==> flow/design.v <==
module alu (
    input [7:0] vec1_1,     
    input [7:0] vec1_2,     
    input [7:0] vec1_3,     
    input [7:0] vec1_4,     
    input [7:0] vec2_1,     
    input [7:0] vec2_2,     
    input [7:0] vec2_3,     
    input [7:0] vec2_4,     
    input opcode,           
    output [7:0] vec3_1,    
    output [7:0] vec3_2,    
    output [7:0] vec3_3,    
    output [7:0] vec3_4     
);
    wire [7:0] add_result_1, add_result_2, add_result_3, add_result_4;
    wire [7:0] sub_result_1, sub_result_2, sub_result_3, sub_result_4;
    assign add_result_1 = vec1_1 + vec2_1;
    assign add_result_2 = vec1_2 + vec2_2;
    assign add_result_3 = vec1_3 + vec2_3;
    assign add_result_4 = vec1_4 + vec2_4;
    assign sub_result_1 = vec1_1 - vec2_1;
    assign sub_result_2 = vec1_2 - vec2_2;
    assign sub_result_3 = vec1_3 - vec2_3;
    assign sub_result_4 = vec1_4 - vec2_4;
    assign vec3_1 = opcode ? sub_result_1 : add_result_1;
    assign vec3_2 = opcode ? sub_result_2 : add_result_2;
    assign vec3_3 = opcode ? sub_result_3 : add_result_3;
    assign vec3_4 = opcode ? sub_result_4 : add_result_4;
endmodule
module main (
    input clk,              
    input [7:0] in_vec1_1,  
    input [7:0] in_vec1_2,  
    input [7:0] in_vec1_3,  
    input [7:0] in_vec1_4,  
    input [7:0] in_vec2_1,  
    input [7:0] in_vec2_2,  
    input [7:0] in_vec2_3,  
    input [7:0] in_vec2_4,  
    input opcode,           
    output reg [7:0] out_vec3_1,  
    output reg [7:0] out_vec3_2,  
    output reg [7:0] out_vec3_3,  
    output reg [7:0] out_vec3_4   
);
    reg [7:0] reg_vec1_1, reg_vec1_2, reg_vec1_3, reg_vec1_4;
    reg [7:0] reg_vec2_1, reg_vec2_2, reg_vec2_3, reg_vec2_4;
    reg reg_opcode;
    wire [7:0] alu_out_1, alu_out_2, alu_out_3, alu_out_4;
    alu alu_inst (
        .vec1_1(reg_vec1_1),
        .vec1_2(reg_vec1_2),
        .vec1_3(reg_vec1_3),
        .vec1_4(reg_vec1_4),
        .vec2_1(reg_vec2_1),
        .vec2_2(reg_vec2_2),
        .vec2_3(reg_vec2_3),
        .vec2_4(reg_vec2_4),
        .opcode(reg_opcode),   
        .vec3_1(alu_out_1),
        .vec3_2(alu_out_2),
        .vec3_3(alu_out_3),
        .vec3_4(alu_out_4)
    );
    always @(posedge clk) begin
        reg_vec1_1 <= in_vec1_1;
        reg_vec1_2 <= in_vec1_2;
        reg_vec1_3 <= in_vec1_3;
        reg_vec1_4 <= in_vec1_4;
        reg_vec2_1 <= in_vec2_1;
        reg_vec2_2 <= in_vec2_2;
        reg_vec2_3 <= in_vec2_3;
        reg_vec2_4 <= in_vec2_4;
        reg_opcode <= opcode;   
    end
    always @(posedge clk) begin
        out_vec3_1 <= alu_out_1;
        out_vec3_2 <= alu_out_2;
        out_vec3_3 <= alu_out_3;
        out_vec3_4 <= alu_out_4;
    end
endmodule
**Reports on main**

Tool output for the design above, in the order of the flow.
Lines are those of the file above, counted from 1.
Not given: n/a

- Design top: main
- Clock port: clk
- Cell library: sky130hd
- Timing corner: tt_025C_1v80

**Word-level counts**

Yosys after proc, flatten, opt, wreduce and memory -nomap, before mapping. Enables and synchronous resets that opt folds into registers are not counted as muxes. Memory bits, and registers merged into a memory's read port (data or address), are not among the register bits. Print and check cells are not counted. Equal cells are merged and count once.

- Shifts and indexed selects: 0
- Multiplexer cells: 4
- Bitwise operators: 0
- $mul: 0
- Equal/unequal tests: 0
- Div/mod/pow operators: 0
- Reductions and logical operators: 0
- $lt $le $gt $ge: 0
- $add $sub $neg: 8

Operator list:

| kind | number |
|---|---|
| adder 8 bit | 4 |
| subtractor 8 bit | 4 |
| two-way mux 8 bit | 4 |

- Bits in latches: 0
- Bits in registers: 97
- Output and inout bits: 32
- Elaborated cells: 25
- RAM bits: 0
- Memory cells: 0
- Bits of input ports: 66
- Memory bits (read-only): 0
- Clocked read ports x word width: 0

**Depth**

Longest topological path by Yosys (ltp), each cell counted once; first at word level (registers and memories cut), then after technology mapping (sequential cells cut; the memories' decode and read muxes count).

- Depth in word-level cells: 2
- ABC_AREA: 0
- Depth in mapped cells: 10
- Depth with buffers taken out: 10

**After synthesis**

The flow's flattened synthesis, as Yosys stat reports it; memories are mapped. The netlist is that of the ABC_AREA named above (0 if unset); the other value can give another one.

- Chip area (Yosys): 3637.2 um^2
- Mapped flip-flops: 97
- Buffers: 3
- Mapped cells: 328

Cells by type:

| type | number | total area (um^2) |
|---|---|---|
| sky130_fd_sc_hd__dfxtp_1 | 97 | 1.94E+03 |
| sky130_fd_sc_hd__ha_1 | 32 | 400.384 |
| sky130_fd_sc_hd__xnor2_1 | 44 | 385.37 |
| sky130_fd_sc_hd__inv_1 | 36 | 135.13 |
| sky130_fd_sc_hd__nor2_1 | 28 | 105.101 |
| sky130_fd_sc_hd__fa_1 | 4 | 80.077 |
| sky130_fd_sc_hd__a31oi_1 | 12 | 75.072 |
| sky130_fd_sc_hd__xor2_1 | 8 | 70.067 |
| sky130_fd_sc_hd__o41ai_2 | 4 | 65.062 |
| sky130_fd_sc_hd__a21oi_1 | 12 | 60.058 |
| sky130_fd_sc_hd__nor3_1 | 12 | 60.058 |
| sky130_fd_sc_hd__mux2i_1 | 4 | 40.038 |
| sky130_fd_sc_hd__nand3_1 | 8 | 40.038 |
| sky130_fd_sc_hd__o2111ai_1 | 4 | 35.034 |
| sky130_fd_sc_hd__a21o_1 | 4 | 30.029 |
| sky130_fd_sc_hd__o21a_1 | 4 | 30.029 |
| sky130_fd_sc_hd__o21bai_1 | 4 | 30.029 |
| sky130_fd_sc_hd__nor2b_1 | 4 | 25.024 |

Other cell types: 3; their cells: 7.
The figures by module come from a second, unflattened synthesis with its own total; it is not the netlist above.

- Cell total of the unflattened synthesis: 328
- Area total of the unflattened synthesis: 3637.2 um^2

Rows give one instance, submodules left out.

By module:

| module | cells | times used | area (um^2) |
|---|---|---|---|
| main | 97 | 1 | 1941.9 |
| alu | 231 | 1 | 1695.4 |

**Worst setup path after synthesis**

OpenSTA on the mapped netlist: ideal clock, no wires. The path of least setup slack (recovery checks aside). Input and output delay are each 20% of the period. Register names are those of the netlist, which keeps one name where synthesis merged equal registers.

- Kind: register to register
- From: register reg_opcode
- To: register out_vec3_2[7]
- Data required time: 2.388 ns
- Clock period: 2.46 ns
- Setup time: 0.072 ns
- Stages on the path: 10
- Buffers on the path: 2
- Path delay: 2.071 ns
- Setup slack: 0.388 ns
- Data arrival time: 1.999 ns
- Period reached after synthesis: 2.072 ns

"path delay" is the arrival time less input delay plus setup time.
"stages on the path" counts driving pins, that of a launching flip-flop among them; a cell with two outputs on the path counts twice.
"period reached after synthesis" is the clock period less the worst setup slack; recovery checks do not enter. This is arithmetic on one report: input and output delays are still those of the set period (20% each).
The rows between start and end are the longest chain of elaborated cells between them; the timing report does not say that the signal goes this way. Where chains are equally long, one stands for them.
A line is the first line of the expression or statement that the cell stems from. Yosys adds cells for indexed reads and writes and turns some case tables into memories.

- Cell sequence: sky130_fd_sc_hd__dfxtp_1 sky130_fd_sc_hd__buf_2 sky130_fd_sc_hd__buf_2 sky130_fd_sc_hd__mux2i_1 sky130_fd_sc_hd__ha_1 sky130_fd_sc_hd__nor2b_1 sky130_fd_sc_hd__o2111ai_1 sky130_fd_sc_hd__nand3_1 sky130_fd_sc_hd__o41ai_2 sky130_fd_sc_hd__xnor2_1
- Length of the longest elaborated chain: 1
- Elaborated cells on any way between the ends: 1
- Source lines of those cells: 1

Ends and longest elaborated chain, after synthesis:

| element | line | source |
|---|---|---|
| start: declaration | 49 | `reg reg_opcode;` |
| start: assignment | 75 | `reg_opcode <= opcode;` |
| two-way mux 8 bit | 27 | `assign vec3_2 = opcode ? sub_result_2 : add_result_2;` |
| end: assignment | 79 | `out_vec3_2 <= alu_out_2;` |
| end: declaration | 43 | `output reg [7:0] out_vec3_2,` |

**Path in the finished layout**

Path of least setup slack in the final report of run 1 (OpenROAD, finished layout, wires in). Where an end is a register, its clock arrival counts in the times.

- Kind: register to register
- From: register reg_vec2_1[1]
- To: register out_vec3_1[7]
- Data required time: 2.64 ns
- Buffers on the path: 0
- Setup slack: 0.19 ns
- Stages on the path: 10
- Clock period: 2.37 ns
- Data arrival time: 2.45 ns
- Setup time: 0.07 ns

The rows between start and end are the longest chain of elaborated cells between them; the timing report does not say that the signal goes this way. Where chains are equally long, one stands for them.

- Cell sequence: sky130_fd_sc_hd__dfxtp_1 sky130_fd_sc_hd__inv_1 sky130_fd_sc_hd__ha_1 sky130_fd_sc_hd__mux2i_2 sky130_fd_sc_hd__ha_1 sky130_fd_sc_hd__nor2b_1 sky130_fd_sc_hd__o2111ai_1 sky130_fd_sc_hd__nand3_1 sky130_fd_sc_hd__o41ai_2 sky130_fd_sc_hd__xnor2_1
- Length of the longest elaborated chain: 2
- Elaborated cells on any way between the ends: 3
- Source lines of those cells: 3

Ends and longest elaborated chain, post-layout:

| element | line | source |
|---|---|---|
| start: declaration | 48 | `reg [7:0] reg_vec2_1, reg_vec2_2, reg_vec2_3, reg_vec2_4;` |
| start: assignment | 71 | `reg_vec2_1 <= in_vec2_1;` |
| adder 8 bit | 18 | `assign add_result_1 = vec1_1 + vec2_1;` |
| two-way mux 8 bit | 26 | `assign vec3_1 = opcode ? sub_result_1 : add_result_1;` |
| end: assignment | 78 | `out_vec3_1 <= alu_out_1;` |
| end: declaration | 42 | `output reg [7:0] out_vec3_1,` |

FLOW RESULTS
============

Record of 2 stored runs of the RTL-to-layout flow on main, platform sky130hd. The runs are unordered. Constraints: input delay and output delay 20% of the set period each, output load 0.01 pF.
"period achieved" = clock period - worst setup slack. The figure is calculated, with input and output delays left at 20% of the set period.
"allowed time less slack (worst setup path)" is the time allowed to the run's worst setup path (the clock period less input and output delay, where it has them) less its slack. Clock arrival times count: a late capture clock shortens it, a late launch clock lengthens it.
"total power of the final layout" rests on the timing tool's default activity at the inputs, not on a simulated workload.

### Run 1

Settings: `period_ns=2.37`, `CAP_MARGIN=20`, `CORE_MARGIN=2`, `CORE_UTILIZATION=40`, `SLEW_MARGIN=20`

- Smallest hold slack: 0.514 ns
- Post-layout utilization: 0.565
- Period achieved: 2.180 ns
- Allowed time less slack (worst setup path): 2.18 ns
- Type of the worst setup path: register to register
- Total power of the final layout: 4.029 mW
- Post-route setup TNS: 0.000 ns
- Standard-cell area after routing: 4949.8 um^2
- Setup slack of the worst path: 0.190 ns
- Die size: 9871.4 um^2
- Synthesized cell area: 3637.2 um^2

### Run 2

Settings: `period_ns=1.74`, `CORE_UTILIZATION=20`, `SETUP_SLACK_MARGIN=0.06`, `PLACE_DENSITY=0.54`, `CELL_PAD_IN_SITES_GLOBAL_PLACEMENT=3`, `TNS_END_PERCENT=90`, `CAP_MARGIN=20`, `CORE_MARGIN=2`, `SLEW_MARGIN=20`

- Smallest hold slack: 0.432 ns
- Synthesized cell area: 3637.2 um^2
- Setup slack of the worst path: -0.337 ns
- Standard-cell area after routing: 6331.1 um^2
- Post-route setup TNS: -3.289 ns
- Post-layout utilization: 0.354
- Total power of the final layout: 6.725 mW
- Allowed time less slack (worst setup path): 2.08 ns
- Type of the worst setup path: register to register
- Die size: 19280.7 um^2
- Period achieved: 2.077 ns
